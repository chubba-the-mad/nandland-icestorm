==> flow/design.v <==
module led_toggle (
    input  i_Clk,
    input  i_Switch_1,
    output o_LED_1);
reg r_LED_1 = 1'b0;
reg r_Switch_1 = 1'b0;
always @(posedge i_Clk)
begin
    r_Switch_1 <= i_Switch_1;
    if (i_Switch_1 == 1'b0 && r_Switch_1 == 1'b1)
    begin
       r_LED_1 <= ~r_LED_1;
    end
end
assign o_LED_1 = r_LED_1;
endmodule
module debounce_filter #(parameter DEBOUNCE_LIMIT = 20) (
    input  i_Clk,
    input  i_Bouncy,
    output o_Debounced);
    reg[$clog2(DEBOUNCE_LIMIT)-1:0] r_Count = 0;
    reg r_State = 1'b0;
    always @(posedge i_Clk)
    begin
        if (i_Bouncy != r_State && r_Count < DEBOUNCE_LIMIT-1)
        begin
            r_Count <= r_Count + 1;
        end
        else if (r_Count == DEBOUNCE_LIMIT-1)
        begin
            r_State <= i_Bouncy;
            r_Count <= 0;
        end
        else
        begin
            r_Count <= 0;
        end
    end  
    assign o_Debounced = r_State;
endmodule  
module debounce_top (
    input i_Clk,
    input i_Switch_1,
    output o_LED_1);
wire w_debounced_switch;
debounce_filter #(.DEBOUNCE_LIMIT(250000)) debounce_inst (
    .i_Clk(i_Clk),
    .i_Bouncy(i_Switch_1),
    .o_Debounced(w_debounced_switch));
led_toggle led_toggle_inst (
    .i_Clk(i_Clk),
    .i_Switch_1(w_debounced_switch),
    .o_LED_1(o_LED_1));
endmodule
# Tool chain data of debounce_top
# What the tools print for debounce_top, step after step.
# Lines are those of the file above, counted from 1.
# Not given: -
[design]
design = "debounce_top"
clk_port = "i_Clk"
library = "sky130hd"
lib_corner = "tt_025C_1v80"

# After elaboration
# Counts by Yosys on the flattened word-level netlist (proc, flatten, opt, wreduce; memories kept). Register bits leave out memories and registers merged into their read ports (data or address); mux counts leave out enables and synchronous resets folded into registers. Print and check cells are left out. Cells with the same type and inputs are merged into one.
[word_totals]
register_bits = 21
latch_bits = 0
ram_bits = 0
romBits = 0
clocked_rd_ports_x_width = 0
mem_count = 0
out_inout_bits = 1
[op_classes]
n_addsub = 1
mul = 0
n_div = 0
n_cmp = 1
equal = 2
shift = 0
muxes = 0
bitwise = 3
n_reduce_logical = 3
[ops]
columns = ["op", "n"]
rows = [
  ["adder 18 x 1 -> 18 bit (second input constant)", 1],
  ["less-than comparator 18 bit (second input constant)", 1],
  ["== test 18 bit (second input constant)", 1],
  ["NOT 1 bit", 3],
  ["logical AND 1 bit", 2],
  ["AND reduction 2 bit", 1],
  ["!= test 1 bit", 1],
]

# Longest topological paths
# Longest topological path by Yosys (ltp), each cell counted once; first at word level (registers and memories cut), then after technology mapping (sequential cells cut; the memories' decode and read muxes count).
[depth]
ltp_word = 4
abc_area = 0
depth_mapped = 6
ltp_nobuf = 5

# After synthesis
# The flow's flattened synthesis, as Yosys stat reports it; memories are mapped. The netlist is that of the ABC_AREA named above (0 if unset); the other value can give another one.
[types]
columns = ["cell", "n"]
rows = [
  ["sky130_fd_sc_hd__dfxtp_1", 19],
  ["sky130_fd_sc_hd__xnor2_1", 11],
  ["sky130_fd_sc_hd__nor2_1", 18],
  ["sky130_fd_sc_hd__edfxtp_1", 2],
  ["sky130_fd_sc_hd__nand3_1", 6],
  ["sky130_fd_sc_hd__nor4_1", 4],
  ["sky130_fd_sc_hd__or3_1", 4],
  ["sky130_fd_sc_hd__inv_1", 5],
  ["sky130_fd_sc_hd__and4_1", 2],
  ["sky130_fd_sc_hd__xor2_1", 2],
  ["sky130_fd_sc_hd__a21oi_1", 3],
  ["sky130_fd_sc_hd__nand2_1", 4],
  ["sky130_fd_sc_hd__o21ai_0", 3],
  ["sky130_fd_sc_hd__o221ai_2", 1],
  ["sky130_fd_sc_hd__ha_1", 1],
  ["sky130_fd_sc_hd__nand4_1", 2],
  ["sky130_fd_sc_hd__nand4_2", 1],
  ["sky130_fd_sc_hd__or3_4", 1],
]
# Other cell types: 10; their cells: 11.
[mapped]
cell_count = 100
synth_area_um2 = 932.1
sequential_area_um2 = 440.4
ff_cells = 21
buffers = 1
# The figures by module come from a second, unflattened synthesis with its own total; it is not the netlist above.
[unflattened]
hier_cells = 102
hier_area_um2 = 960.9
# Rows give one instance, submodules left out.
[by_module]
columns = ["module", "instances", "cells", "mod_area_um2"]
rows = [
  ["debounce_filter (DEBOUNCE_LIMIT=250000)", 1, 98, 893.4],
  ["led_toggle", 1, 4, 67.6],
  ["debounce_top", 1, 0, 0.0],
]

# Timing after synthesis
# Path of least setup slack by OpenSTA after synthesis, without wires, with an ideal clock, recovery checks aside; 20% of the period is set as input and as output delay. Where synthesis merged equal registers, the netlist keeps one of their names.
[synth_timing]
path_kind = "reg-to-reg"
startpoint = "register debounce_inst.r_Count[0]"
endpoint = "register debounce_inst.r_Count[4]"
clock_period_ns = 1.73
t_first_pin_ns = 0.000
arrival_time_ns = 1.582
required_ns = 1.615
setup_slack_ns = 0.033
delay_ns = 1.697
driving_pins = 7
path_buffers = 1
synth_period_reached_ns = 1.697
# "delay_ns" is the arrival time less input delay plus setup time.
# "driving_pins" counts driving pins, that of a launching flip-flop among them; a cell with two outputs on the path counts twice.
# "synth_period_reached_ns" is the clock period less the worst setup slack; recovery checks do not enter. This is arithmetic on one report: input and output delays are still those of the set period (20% each).
# The rows between start and end are the longest chain of elaborated cells between them; the timing report does not say that the signal goes this way. Where chains are equally long, one stands for them.
# Each line given opens the expression or statement behind the cell; cells for indexed reads and writes are added by Yosys, which also makes memories of some case tables.
# At most two assigning lines are given for a register; there are more.
[synth_via]
path_cell_list = "sky130_fd_sc_hd__dfxtp_1 > sky130_fd_sc_hd__ha_1 > sky130_fd_sc_hd__nand4_1 > sky130_fd_sc_hd__o31a_1 > sky130_fd_sc_hd__o221ai_2 > sky130_fd_sc_hd__buf_4 > sky130_fd_sc_hd__nor2_1"
elab_chain_len = 2
cells_between = 3
lines_between = 2
[synth_lines]
columns = ["element", "line_no", "source"]
rows = [
  ["start, declared", 21, "reg[$clog2(DEBOUNCE_LIMIT)-1:0] r_Count = 0;"],
  ["start, assigned", 27, "r_Count <= r_Count + 1;"],
  ["start, assigned", 32, "r_Count <= 0;"],
  ["less-than comparator 18 bit", 25, "if (i_Bouncy != r_State && r_Count < DEBOUNCE_LIMIT-1)"],
  ["logical AND 1 bit", 25, ""],
  ["end, assigned", 27, ""],
  ["end, assigned", 32, ""],
  ["end, declared", 21, ""],
]

# Timing after layout
# From the final timing report of flow run 1: the path of least setup slack in the routed layout; clock arrival at registers is part of the times.
[layout_timing]
path_kind = "reg-to-reg"
startpoint = "register debounce_inst.r_Count[0]"
endpoint = "register debounce_inst.r_Count[2]"
clock_period_ns = 2.47
t_first_pin_ns = 0.31
arrival_time_ns = 2.19
required_ns = 2.68
setup_slack_ns = 0.49
driving_pins = 7
path_buffers = 1
# The rows between start and end are the longest chain of elaborated cells between them; the timing report does not say that the signal goes this way. Where chains are equally long, one stands for them.
# At most two assigning lines are given for a register; there are more.
[layout_via]
path_cell_list = "sky130_fd_sc_hd__dfxtp_1 > sky130_fd_sc_hd__ha_1 > sky130_fd_sc_hd__nand4_1 > sky130_fd_sc_hd__o31a_1 > sky130_fd_sc_hd__o221ai_2 > sky130_fd_sc_hd__buf_4 > sky130_fd_sc_hd__nor2_1"
elab_chain_len = 2
cells_between = 3
lines_between = 2
[layout_lines]
columns = ["element", "line_no", "source"]
rows = [
  ["start, declared", 21, "reg[$clog2(DEBOUNCE_LIMIT)-1:0] r_Count = 0;"],
  ["start, assigned", 27, "r_Count <= r_Count + 1;"],
  ["start, assigned", 32, "r_Count <= 0;"],
  ["less-than comparator 18 bit", 25, "if (i_Bouncy != r_State && r_Count < DEBOUNCE_LIMIT-1)"],
  ["logical AND 1 bit", 25, ""],
  ["end, assigned", 27, ""],
  ["end, assigned", 32, ""],
  ["end, declared", 21, ""],
]

# Stored flow runs of debounce_top (2 of them; Yosys, OpenROAD, sky130hd). They differ in their settings and are not a sequence. Constraints: input delay and output delay 20% of the set period each, output load 0.01 pF.
# "achievedPeriod_ns" means the clock period less the worst setup slack. The figure is calculated, with input and output delays left at 20% of the set period.
# "worst_path_ns": the worst setup path's part of the clock period (all of it between registers, 20% less for each end at a port) less its slack. A launch clock that arrives late makes it longer, a capture clock that arrives late makes it shorter.
# By "power.total_uw" is meant OpenSTA's value without simulated activity: inputs other than the clock are taken to toggle once in ten clock periods, and the tool carries that through the logic.

[[run]]
name = "flow run 1"
[run.settings]
period_ns = 2.47
CAP_MARGIN = 20
CORE_MARGIN = 2
CORE_UTILIZATION = 40
SLEW_MARGIN = 20
[run.results]
worst_path_ns = 1.98
critical_path_kind = "reg-to-reg"
power.total_uw = 535.6
setup_ws_ns = 0.492
ws_hold_ns = 0.456
final_stdcell_area_um2 = 1014.7
design_die_area_um2 = 2732.7
synthArea_um2 = 932.1
timing.setup.tns_ns = 0.000
achievedPeriod_ns = 1.978
layout_utilization_frac = 0.459

[[run]]
name = "flow run 2"
[run.settings]
period_ns = 1.33
CORE_UTILIZATION = 48
SETUP_SLACK_MARGIN = 0.12
PLACE_DENSITY_LB_ADDON = 0.15
CORE_ASPECT_RATIO = 1.58
CORE_MARGIN = 7
CELL_PAD_IN_SITES_GLOBAL_PLACEMENT = 2
CELL_PAD_IN_SITES_DETAIL_PLACEMENT = 0
ABC_AREA = 1
CTS_CLUSTER_SIZE = 58
CTS_CLUSTER_DIAMETER = 314
CAP_MARGIN = 40
MIN_ROUTING_LAYER = "met2"
SLEW_MARGIN = 20
[run.results]
outcome = "stopped before the end: placement reported FLW-0024"
