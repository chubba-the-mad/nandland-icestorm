==> flow/design.v <==
module count_and_toggle #(COUNT_LIMIT = 10) (
    input i_Clk,
    input i_Enable,
    output reg o_Toggle);
    reg [$clog2(COUNT_LIMIT-1):0] r_counter;
    always @(posedge i_Clk)
    begin
        if (i_Enable == 1'b1)
        begin
            if (r_counter == COUNT_LIMIT - 1)
            begin
                o_Toggle <= !o_Toggle;
                r_counter <= 0;
            end
            else
                r_counter <= r_counter + 1;
        end
        else
            o_Toggle <= 1'b0;
    end  
endmodule : count_and_toggle
module demux_1_to_4 (
    input i_Data,
    input i_Sel1,
    input i_Sel0,
    output o_Data0,
    output o_Data1,
    output o_Data2,
    output o_Data3);
    assign o_Data0 = !i_Sel1 & !i_Sel0 ? i_Data : 1'b0; 
    assign o_Data1 = !i_Sel1 & i_Sel0 ? i_Data : 1'b0; 
    assign o_Data2 = i_Sel1 & !i_Sel0 ? i_Data : 1'b0; 
    assign o_Data3 = i_Sel1 & i_Sel0 ? i_Data : 1'b0; 
endmodule  
module demux_count_top (
    input i_Clk,
    input i_Switch_1,
    input i_Switch_2,
    output o_LED_1,
    output o_LED_2,
    output o_LED_3,
    output o_LED_4);
    localparam COUNT_LIMIT = 4194303;
    wire w_counter_toggle;
    count_and_toggle #(.COUNT_LIMIT(COUNT_LIMIT)) count_and_toggle_inst (
        .i_Clk(i_Clk),
        .i_Enable(1'b1),
        .o_Toggle(w_counter_toggle));
    demux_1_to_4 demux_inst (
        .i_Data(w_counter_toggle),
        .i_Sel0(i_Switch_1),
        .i_Sel1(i_Switch_2),
        .o_Data0(o_LED_1),
        .o_Data1(o_LED_2),
        .o_Data2(o_LED_3),
        .o_Data3(o_LED_4));
endmodule : demux_count_top
# Tool chain data of demux_count_top
# The steps from the RTL of demux_count_top to its reports follow in flow order.
# Line numbers count from 1 in the design file above.
# Operators carry their Yosys type and port widths (W data, S select, Z words).
# Library cell names are shortened.
# Not given: --
[design]
top = "demux_count_top"
clock = "i_Clk"
library = "sky130hd"
lib_corner = "tt_025C_1v80"

# Word-level counts
# Yosys after proc, flatten, opt, wreduce and memory -nomap, before mapping. Enables and synchronous resets that opt folds into registers are not counted as muxes. Memory bits, and registers merged into a memory's read port (data or address), are not among the register bits. Print and check cells are not counted. Equal cells are merged and count once.
[word_totals]
latchBits = 0
n_memories = 0
clocked_rd_ports_x_width = 0
out_inout_bits = 4
romBits = 0
regBits = 24
ram_bits = 0
[classes]
cmp = 0
n_logic = 4
n_reduce_logical = 3
div = 0
mux = 4
multipliers = 0
n_addsub = 1
shifts = 0
eq_ne = 1
[op_table]
columns = ["operator", "n"]
rows = [
  ["$add A23 B1 Y23 const B", 1],
  ["$eq A23 B22 Y1 const B", 1],
  ["$and A1 B1 Y1", 4],
  ["$mux W1", 4],
  ["$logic_not A1 Y1", 3],
]

# Longest topological paths
# Depth = most cells in a row (Yosys ltp): at word level without a register or memory, in the mapped netlist without a sequential cell, where the memories' decode and read muxes count.
[depth]
word_depth = 3
ABC_AREA = 0
mapped_depth = 7

# After synthesis
# Yosys stat after the flow's synthesis: flattened, memories mapped to cells. It holds for the ABC_AREA given above (unset counts as 0); a run with the other value may have another netlist.
# The area totals of this step are shown rounded.
[synth_totals]
flip_flops = 24
seqArea_mm2 = 0.00049
mapped_area_mm2 = 0.0012
cells = 135
[by_type]
columns = ["cell_type", "n", "type_area_um2"]
rows = [
  ["dfxtp_1", 23, 460.442],
  ["nor2_1", 20, 75.072],
  ["xor2_1", 8, 70.067],
  ["nand3_1", 13, 65.062],
  ["nand4_1", 10, 62.56],
  ["xnor2_1", 7, 61.309],
  ["edfxtp_1", 1, 30.029],
  ["nand2_1", 8, 30.029],
  ["and4_1", 3, 26.275],
  ["buf_2", 5, 25.024],
  ["ha_1", 2, 25.024],
  ["o21ai_0", 5, 25.024],
  ["or3_1", 4, 25.024],
  ["nor4_1", 3, 18.768],
  ["nor3_1", 3, 15.014],
  ["and3_1", 2, 12.512],
  ["nand4_2", 1, 12.512],
  ["inv_1", 3, 11.261],
]
# Other cell types: 13; their cells: 14.
# The figures by module come from a second, unflattened synthesis with its own total; it is not the netlist above.
[hier_totals]
cells_unflattened = 134
area_unflattened_mm2 = 0.0014
# Each row is one instance without its submodules.
[by_module]
columns = ["module", "n_cells", "mod_area_mm2", "instances", "seq_area_mm2"]
rows = [
  ["count_and_toggle #(COUNT_LIMIT=4194303)", 129, 0.0014, 1, 0.00071],
  ["demux_1_to_4", 4, 0.000038, 1, 0],
  ["demux_count_top", 1, 0.0000038, 1, 0],
]

# Path before layout
# OpenSTA on the mapped netlist: ideal clock, no wires. The path of least setup slack (recovery checks aside). Input and output delay are each 20% of the period. Register names are those of the netlist, which keeps one name where synthesis merged equal registers.
[synth_timing]
path_kind = "reg-to-reg"
start = "register count_and_toggle_inst.r_counter[0]"
end = "register count_and_toggle_inst.r_counter[20]"
t_required_ns = 1.768
arrival_time_ns = 1.518
n_path_buf = 1
setup_time_ns = 0.062
path_delay_ns = 1.580
slack_ns = 0.250
stages = 6
period_ns = 1.83
synth_period_reached_ns = 1.58
# "path_delay_ns" is the arrival time less input delay plus setup time.
# "stages" counts driving pins, that of a launching flip-flop among them; a cell with two outputs on the path counts twice.
# "synth_period_reached_ns" is the clock period less the worst setup slack; recovery checks do not enter. This is arithmetic on one report: input and output delays are still those of the set period (20% each).
# The rows between start and end are the longest chain of elaborated cells between them; the timing report does not say that the signal goes this way. Where chains are equally long, one stands for them.
# Each line given opens the expression or statement behind the cell; cells for indexed reads and writes are added by Yosys, which also makes memories of some case tables.
[synth_via]
cell_sequence = "dfxtp_1 ha_1 clkbuf_1 nand4_1 or4_1 nand3_1"
elab_chain_cells = 1
cone_cells = 2
cone_lines = 2
[synth_rtl]
columns = ["element", "line", "source"]
rows = [
  ["start: declaration", 5, "reg [$clog2(COUNT_LIMIT-1):0] r_counter;"],
  ["start: assignment", 13, "r_counter <= 0;"],
  ["start: assignment", 16, "r_counter <= r_counter + 1;"],
  ["$add A23 B1 Y23", 16, ""],
  ["end: assignment", 13, ""],
  ["end: assignment", 16, ""],
  ["end: declaration", 5, ""],
]

# Path in the finished layout
# From the final timing report of run A: the path of least setup slack in the routed layout; clock arrival at registers is part of the times.
[layout_timing]
path_kind = "input-to-output"
start = "input port i_Switch_1"
end = "output port o_LED_2"
period_ns = 3.45
arrival_time_ns = 1.95
n_path_buf = 2
slack_ns = 0.81
t_required_ns = 2.76
stages = 3
input_delay_ns = 0.69
# The rows between start and end are the longest chain of elaborated cells between them; the timing report does not say that the signal goes this way. Where chains are equally long, one stands for them.
[layout_via]
cell_sequence = "clkdlybuf4s50_1 nor3b_1 clkdlybuf4s50_1"
elab_chain_cells = 2
cone_cells = 2
cone_lines = 1
[layout_rtl]
columns = ["element", "line", "source"]
rows = [
  ["start: declaration", 37, "input i_Switch_1,"],
  ["$and A1 B1 Y1", 31, "assign o_Data1 = !i_Sel1 & i_Sel0 ? i_Data : 1'b0;"],
  ["$mux W1", 31, ""],
  ["end: declaration", 40, "output o_LED_2,"],
]

# Record of 2 stored runs of the RTL-to-layout flow on demux_count_top, platform sky130hd. The runs are unordered. Constraints: input delay and output delay 20% of the set period each, output load 0.01 pF.
# "timing.achieved_period_ns": clock period set for the run, less the worst setup slack. It is reckoned from that one timing run; input and output delays stay at 20% of the period that was set.
# By "timing.worst_path_ns" is meant the share of the clock period that the worst setup path is allowed (20% is reserved at inputs, 20% at outputs), minus its slack. Clock arrival times at its registers enter into it.
# "power.total_mw" is the tool's figure for a default switching activity; nothing was simulated.
# Measured values are rounded.

[[run]]
name = "run A"
[run.settings]
period_ns = 3.45
CORE_UTILIZATION = 62
SETUP_SLACK_MARGIN = 0.35
PLACE_DENSITY_LB_ADDON = 0.09
CORE_ASPECT_RATIO = 1.36
CORE_MARGIN = 10
GPL_TIMING_DRIVEN = 1
CAP_MARGIN = 20
MIN_ROUTING_LAYER = "met1"
SLEW_MARGIN = 20
[run.results]
design_die_area_mm2 = 0.004
timing.achieved_period_ns = 2.638
timing.worst_path_ns = 1.26
timing.worst_path_kind = "input-to-output"
hold_ws_ns = 0.48
layout_stdcell_area_mm2 = 0.0013
setup_ws_ns = 0.81
power.total_mw = 0.43
ys_area_mm2 = 0.0012

[[run]]
name = "run B"
[run.settings]
period_ns = 1.1
CORE_UTILIZATION = 52
PLACE_DENSITY_LB_ADDON = 0.03
ABC_AREA = 0
GPL_TIMING_DRIVEN = 1
GPL_ROUTABILITY_DRIVEN = 1
CTS_CLUSTER_SIZE = 37
CAP_MARGIN = 35
CORE_MARGIN = 2
SLEW_MARGIN = 20
[run.results]
ys_area_mm2 = 0.0012
power.total_mw = 1.3
layout_stdcell_area_mm2 = 0.0018
timing.achieved_period_ns = 1.670
timing.worst_path_ns = 1.67
timing.worst_path_kind = "reg-to-reg"
hold_ws_ns = 0.56
design_die_area_mm2 = 0.0026
setup_ws_ns = -0.57
