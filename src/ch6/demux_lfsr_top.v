==> flow/design.v <==
module demux_1_to_4 (
    input i_Data,
    input i_Sel1,
    input i_Sel0,
    output o_Data0,
    output o_Data1,
    output o_Data2,
    output o_Data3);
    assign o_Data0 = !i_Sel1 & !i_Sel0 ? i_Data : 1'b0; 
    assign o_Data1 = !i_Sel1 & i_Sel0 ? i_Data : 1'b0; 
    assign o_Data2 = i_Sel1 & !i_Sel0 ? i_Data : 1'b0; 
    assign o_Data3 = i_Sel1 & i_Sel0 ? i_Data : 1'b0; 
endmodule  
module demux_lfsr_top (
    input i_Clk,
    input i_Switch_1,
    input i_Switch_2,
    output o_LED_1,
    output o_LED_2,
    output o_LED_3,
    output o_LED_4);
    reg r_lfsr_toggle = 1'b0;
    wire w_lfsr_done;
    lfsr_22 lfsr_inst (
        .i_Clk(i_Clk),
        .o_LFSR_Data(),
        .o_LFSR_Done(w_lfsr_done));
    always @(posedge i_Clk)
    begin
        if (w_lfsr_done)
            r_lfsr_toggle <= !r_lfsr_toggle;
    end
    demux_1_to_4 demux_inst (
        .i_Data(r_lfsr_toggle),
        .i_Sel0(i_Switch_1),
        .i_Sel1(i_Switch_2),
        .o_Data0(o_LED_1),
        .o_Data1(o_LED_2),
        .o_Data2(o_LED_3),
        .o_Data3(o_LED_4));
endmodule : demux_lfsr_top
module lfsr_22 (
    input i_Clk,
    output [21:0] o_LFSR_Data,
    output o_LFSR_Done);
    reg [21:0] r_LFSR;
    wire w_XNOR;
    always @(posedge i_Clk)
    begin
        r_LFSR <= {r_LFSR[20:0], w_XNOR};
    end
    assign w_XNOR = r_LFSR[21] ^~ r_LFSR[20];
    assign o_LFSR_Done = (r_LFSR == 22'd0);
    assign o_LFSR_Data = r_LFSR;
endmodule : lfsr_22
# Reports on demux_lfsr_top
# The steps from the RTL of demux_lfsr_top to its reports follow in flow order.
# Line numbers count from 1 in the design file above.
# Library cell names are shortened.
# Not given: n/a
# design
design	demux_lfsr_top
clock	i_Clk
cell_library	sky130hd
lib_corner	tt_025C_1v80

# Word-level counts
# Source: Yosys, flattened and elaborated, memories not mapped. Widths are those after wreduce; folded enables and synchronous resets count as part of the registers. Registers that Yosys merges into a memory's read port (data or address) are not register bits. Print and check cells do not count. Equal cells are merged and count once.
# classes
mux	4
bitwise	5
reduce_and_logical	4
# op_table
operator	count
logical NOT 22 bit	1
AND 1 bit	4
two-way mux 1 bit	4
logical NOT 1 bit	3
bitwise XNOR 1 bit	1
# word_totals
ff_bits	23
inputBits	3
output_inout_bits	4
elab_cells	15

# Logic depth
# Longest topological path by Yosys (ltp), each cell counted once; first at word level (registers and memories cut), then after technology mapping (sequential cells cut; the memories' decode and read muxes count).
# logic_depth
ltp_word	3
abc_area	0
mapped_depth	5
mapped_depth_nobuf	5

# Netlist
# Yosys stat after the flow's synthesis: flattened, memories mapped to cells. It holds for the ABC_AREA given above (unset counts as 0); a run with the other value may have another netlist.
# types
type	count	type_area_um2
dfxtp_1	22	440.422
edfxtp_1	1	30.029
inv_1	4	15.014
nor4b_2	1	15.014
ha_1	1	12.512
nor4_1	2	12.512
nor4_2	1	12.512
nor2_1	3	11.261
nor3_1	2	10.01
nand2_1	2	7.507
nor3b_1	1	7.507
and3_1	1	6.256
nand4_1	1	6.256
# synth_totals
cells	42
synth_area_um2	586.8
sequential_area_um2	470.5
ffs	23
n_buf	0
# The figures by module come from a second, unflattened synthesis with its own total; it is not the netlist above.
# hier_totals
hier_cells	40
hier_area_um2	590.6
# Rows give one instance, submodules left out.
# by_module
mod	instances	cells	area_um2	seq_area_um2
lfsr_22	1	34	519.2	440.4
demux_1_to_4	1	4	37.5	0.0
demux_lfsr_top	1	2	33.8	30.0

# Worst setup path after synthesis
# Source: OpenSTA report_checks on the synthesized netlist (no wires, ideal clock, input and output delay 20% of the period each), path of least setup slack; recovery checks are left aside. Register names are those of the netlist, which keeps one name where synthesis merged equal registers.
# synth_path
path_kind	input -> output
start	input i_Switch_2
end	output o_LED_2
clock_period_ns	2.14
input_delay_ns	0.428
output_delay_ns	0.428
t_first_pin_ns	0.428
arrival_time_ns	0.737
required_ns	1.712
slack_ns	0.975
path_delay_ns	0.309
path_stages	1
path_buffers	0
period_less_setup_slack_ns	1.165
# "path_delay_ns" = arrival - input delay + setup time.
# At an output port there is no setup time.
# "path_stages": output pins that drive a net of the path, with the launching flip-flop's if there is one; two outputs of one cell count as two.
# "period_less_setup_slack_ns" = period - worst setup slack (recovery checks aside). The figure is calculated, with input and output delays left at 20% of the set period.
# The rows between start and end are the longest chain of elaborated cells between them; the timing report does not say that the signal goes this way. Where chains are equally long, one stands for them.
# A line is the first line of the expression or statement that the cell stems from. Yosys adds cells for indexed reads and writes and turns some case tables into memories.
# synth_between
cell_sequence	nor3b_1
elab_chain_len	3
cells_between	3
cone_classes	1 x mux; 1 x logic; 1 x reduce/logical
# synth_rtl
element	line_no	source
start, declared	17	input i_Switch_2,
logical NOT 1 bit	10	assign o_Data1 = !i_Sel1 & i_Sel0 ? i_Data : 1'b0;
AND 1 bit	10
two-way mux 1 bit	10
end, declared	19	output o_LED_2,

# Path in the finished layout
# Path of least setup slack in the final report of job 1 (OpenROAD, finished layout, wires in). Where an end is a register, its clock arrival counts in the times.
# layout_path
path_kind	input -> output
start	input i_Switch_1
end	output o_LED_2
clock_period_ns	1.76
input_delay_ns	0.35
output_delay_ns	0.35
t_first_pin_ns	0.35
arrival_time_ns	1.34
required_ns	1.41
slack_ns	0.07
path_stages	3
path_buffers	2
# The rows between start and end are the longest chain of elaborated cells between them; the timing report does not say that the signal goes this way. Where chains are equally long, one stands for them.
# layout_between
cell_sequence	clkdlybuf4s50_1 nor3b_1 dlygate4sd2_1
elab_chain_len	2
cells_between	2
lines_between	1
cone_classes	1 x mux; 1 x logic
# layout_rtl
element	line_no	source
start, declared	16	input i_Switch_1,
AND 1 bit	10	assign o_Data1 = !i_Sel1 & i_Sel0 ? i_Data : 1'b0;
two-way mux 1 bit	10
end, declared	19	output o_LED_2,

# Record of 2 stored runs of the RTL-to-layout flow on demux_lfsr_top, platform sky130hd. The runs are unordered. Constraints: input delay and output delay 20% of the set period each, output load 0.01 pF.
# "timing.achieved_period_ns" is the run's clock period less its worst setup slack. It is reckoned from that one timing run; input and output delays stay at 20% of the period that was set.
# "total_power_w": no workload was simulated; the value follows from the tool's default switching activity.
# Among the settings, n/a means not set for that run.
# A result given as n/a is not shown for that run.
run name	period_ns	CORE_UTILIZATION	PLACE_DENSITY_LB_ADDON	CELL_PAD_IN_SITES_GLOBAL_PLACEMENT	GPL_TIMING_DRIVEN	CAP_MARGIN	CORE_MARGIN	SLEW_MARGIN	CORE_ASPECT_RATIO	TNS_END_PERCENT	ABC_AREA	CTS_CLUSTER_SIZE	MIN_ROUTING_LAYER	MAX_ROUTING_LAYER	timing.setup.tns_ns	ws_setup_ns	timing.achieved_period_ns	final_die_area_um2	synth_area_um2	final_hold_ws_ns	total_power_w	stdcell_area_um2
job 1	1.76	38	0.27	0	0	20	2	20	n/a	n/a	n/a	n/a	n/a	n/a	0.000	0.070	1.690	1874.5	586.8	0.355	0.0007607	688.2
job 2	2.31	55	0.09	3	1	20	2	25	0.8	5	1	54	met1	met5	n/a	n/a	n/a	n/a	n/a	n/a	n/a	n/a
# Job 2: incomplete, floorplanning halted on PDN-0185
